==> flow/design.v <==
`default_nettype none
module clock_divider (
	input  logic          clk_in,
	input  logic          rstn,
	input  logic [31:0]   int_div,
	output logic         clk_out
	);
	int sync_div;
	int counter;
	int en_count;
	logic clk_out_driver;
	always_ff @ (posedge clk_in, negedge rstn) begin
		if (!rstn) begin
			sync_div<='h0;
			counter <='h1;
			clk_out_driver <= 1'b0;
		end
		else if (sync_div == counter<<1) begin
			clk_out_driver <= ~clk_out_driver;
			counter <= 'h1;
		end
		else begin
			sync_div <= int_div;
			en_count <= 32'hffffffff;  
			counter <= (counter + 32'h1) & en_count;  
		end
	end
	assign clk_out = clk_out_driver;
endmodule
# --- Reports on clock_divider ---
# The steps from the RTL of clock_divider to its reports follow in flow order.
# Lines are those of the file above, counted from 1.
# Cell names lack the library's common part.
design:
  top_module: "clock_divider"
  clock: "clk_in"
  lib: "sky130hd"
  corner: "tt_025C_1v80"

# --- Word-level counts ---
# Yosys after proc, flatten, opt, wreduce and memory -nomap, before mapping. Enables and synchronous resets that opt folds into registers are not counted as muxes. Memory bits, and registers merged into a memory's read port (data or address), are not among the register bits. Print and check cells are not counted. Equal cells are merged and count once.
bits:
  inputBits: 34
  elab_cells: 7
  reg_bits: 65
op_classes:
  bitwise: 1
  equal: 1
  n_addsub: 1
  muxes: 1
ops:
  columns: ["cell", "count"]
  rows:
  - ["32-bit by 1-bit adder with 32-bit output (second input constant)", 1]
  - ["32-bit equality test", 1]
  - ["32-bit two-way mux", 1]
  - ["1-bit NOT", 1]

# --- Depth ---
# Yosys ltp: most cells in a row. Word level: on the elaborated netlist, between registers, memories and ports. Mapped: between sequential cells and ports; inverters and the memories' decode and read muxes count.
logic_depth:
  word_depth: 2
  ABC_AREA: 0
  depth_mapped: 8
  depth_no_buf: 6

# --- Mapped cells and area ---
# Yosys stat after the flow's synthesis: flattened, memories mapped to cells. It holds for the ABC_AREA given above (unset counts as 0); a run with the other value may have another netlist.
# Totals and module areas in this step are rounded.
synth_totals:
  flip_flops: 64
  cell_count: 255
  synth_area_um2: 3130
  n_buf: 7
  seqArea_um2: 1600
by_type:
  columns: ["type", "count", "type_area_um2"]
  rows:
  - ["dfrtp_1", 63, 1.58E+03]
  - ["xor2_1", 51, 446.678]
  - ["mux2_4", 16, 240.23]
  - ["mux2_2", 13, 146.39]
  - ["nor2_1", 35, 131.376]
  - ["nand4_1", 14, 87.584]
  - ["xnor2_1", 10, 87.584]
  - ["nand3_1", 10, 50.048]
  - ["nor4_1", 8, 50.048]
  - ["buf_6", 4, 45.043]
  - ["buf_8", 3, 45.043]
  - ["nor4_4", 2, 42.541]
  - ["and3_1", 5, 31.28]
  - ["dfstp_2", 1, 26.275]
  - ["nand2_1", 7, 26.275]
  - ["mux2_1", 2, 22.522]
  - ["ha_1", 1, 12.512]
  - ["nor2b_1", 2, 12.512]
# Not listed: further types 5, cells in them 8.

# --- Worst setup path after synthesis ---
# Path of least setup slack by OpenSTA after synthesis, without wires, with an ideal clock, recovery checks aside; 20% of the period is set as input and as output delay. Where synthesis merged equal registers, the netlist keeps one of their names.
synth_path:
  path_type: "reg2reg"
  from: "register counter[0]"
  to: "register sync_div[15]"
  driving_pins: 7
  t_first_pin_ps: 0
  setup_ps: 125
  period_ps: 2870
  t_required_ps: 2745
  t_arrival_ps: 1829
  slack_ps: 916
  delay_ps: 1954
  period_less_setup_slack_ps: 1954
# "delay_ps" = arrival - input delay + setup time.
# "driving_pins": output pins that drive a net of the path, with the launching flip-flop's if there is one; two outputs of one cell count as two.
# "period_less_setup_slack_ps" is the clock period less the worst setup slack; recovery checks do not enter. This is arithmetic on one report: input and output delays are still those of the set period (20% each).
# Between the ends stands the longest chain of elaborated cells between them, by number of cells; it is not shown to be the way that was timed. Of several equally long chains one is given.
# Each line given opens the expression or statement behind the cell; cells for indexed reads and writes are added by Yosys, which also makes memories of some case tables.
# At most two assigning lines are given for a register; there are more.
synth_via:
  path_cell_list: "dfstp_2 > xor2_1 > nor4_1 > nand4_1 > nor2_4 > buf_8 > mux2_2"
  elab_chain_len: 1
  cells_between: 1
synth_rtl:
  columns: ["item", "line", "rtl"]
  rows:
  - ["start, declared", 9, "int counter;"]
  - ["start, assigned", 15, "counter <='h1;"]
  - ["start, assigned", 25, "counter <= (counter + 32'h1) & en_count;"]
  - ["32-bit equality test", 18, "else if (sync_div == counter<<1) begin"]
  - ["end, assigned", 14, "sync_div<='h0;"]
  - ["end, assigned", 23, "sync_div <= int_div;"]
  - ["end, declared", 8, "int sync_div;"]

# --- Path in the finished layout ---
# Path of least setup slack in the final report of run 1 (OpenROAD, finished layout, wires in). Where an end is a register, its clock arrival counts in the times.
# The report prints the path's times to 10 ps; the period is as set.
layout_path:
  path_type: "reg2reg"
  from: "register counter[13]"
  to: "register sync_div[10]"
  t_required_ps: 2190
  slack_ps: -160
  period_ps: 1950
  setup_ps: 110
  driving_pins: 8
  t_arrival_ps: 2340
  t_first_pin_ps: 340
# Between the ends stands the longest chain of elaborated cells between them, by number of cells; it is not shown to be the way that was timed. Of several equally long chains one is given.
# At most two assigning lines are given for a register; there are more.
layout_via:
  path_cell_list: "dfrtp_1 > xor2_1 > nor4_1 > nand4_1 > nor2_4 > buf_12 > clkbuf_16 > mux2_4"
  elab_chain_len: 1
  cells_between: 1
layout_rtl:
  columns: ["item", "line", "rtl"]
  rows:
  - ["start, declared", 9, "int counter;"]
  - ["start, assigned", 15, "counter <='h1;"]
  - ["start, assigned", 25, "counter <= (counter + 32'h1) & en_count;"]
  - ["32-bit equality test", 18, "else if (sync_div == counter<<1) begin"]
  - ["end, assigned", 14, "sync_div<='h0;"]
  - ["end, assigned", 23, "sync_div <= int_div;"]
  - ["end, declared", 8, "int sync_div;"]

# Module clock_divider, platform sky130hd: 2 stored runs of the flow (Yosys, OpenROAD) with differing settings, in no particular order. Input and output delays are each 20% of the period that was set; the output load is 0.01 pF.
# "achieved_period_ps" = clock period - worst setup slack. The figure is calculated, with input and output delays left at 20% of the set period.
# "worst_path_ps" means the part of the period allowed to the worst setup path (the constraints hold back 20% at inputs and 20% at outputs) less its slack; where the path has registers, the arrival times of their clocks count too.
# By "total_power_uw" is meant OpenSTA's value without simulated activity: inputs other than the clock are taken to toggle once in ten clock periods, and the tool carries that through the logic.
# "worst_path_ps" is known to 10 ps.
# Values from the reports are rounded here.
runs:
  - name: "run 1"
    settings:
      period_ns: 1.95
      SETUP_SLACK_MARGIN: 0.18
      CAP_MARGIN: 20
      CORE_MARGIN: 2
      CORE_UTILIZATION: 40
      SLEW_MARGIN: 20
    results:
      finish.utilization_pct: 58.9
      synthArea_um2: 3130
      total_power_uw: 2840
      final_setup_ws_ps: -155
      design_die_area_um2: 8540
      hold_worst_slack_ps: 469
      achieved_period_ps: 2105
      setup_tns_ps: -5500
      final_stdcell_area_um2: 4500
      worst_path_ps: 2110
      critical_path_kind: "reg2reg"
  - name: "run 2"
    settings:
      period_ns: 1.92
      CORE_UTILIZATION: 33
      PLACE_DENSITY: 0.42
      CORE_MARGIN: 4
      CELL_PAD_IN_SITES_GLOBAL_PLACEMENT: 3
      CELL_PAD_IN_SITES_DETAIL_PLACEMENT: 0
      ABC_AREA: 1
      GPL_TIMING_DRIVEN: 0
      GPL_ROUTABILITY_DRIVEN: 1
      CAP_MARGIN: 20
      MIN_ROUTING_LAYER: "met2"
      SLEW_MARGIN: 20
    results:
      finish.utilization_pct: 42.3
      synthArea_um2: 3680
      total_power_uw: 2960
      final_setup_ws_ps: 125
      design_die_area_um2: 12900
      hold_worst_slack_ps: 488
      achieved_period_ps: 1795
      setup_tns_ps: 0
      final_stdcell_area_um2: 4610
      worst_path_ps: 1790
      critical_path_kind: "reg2reg"
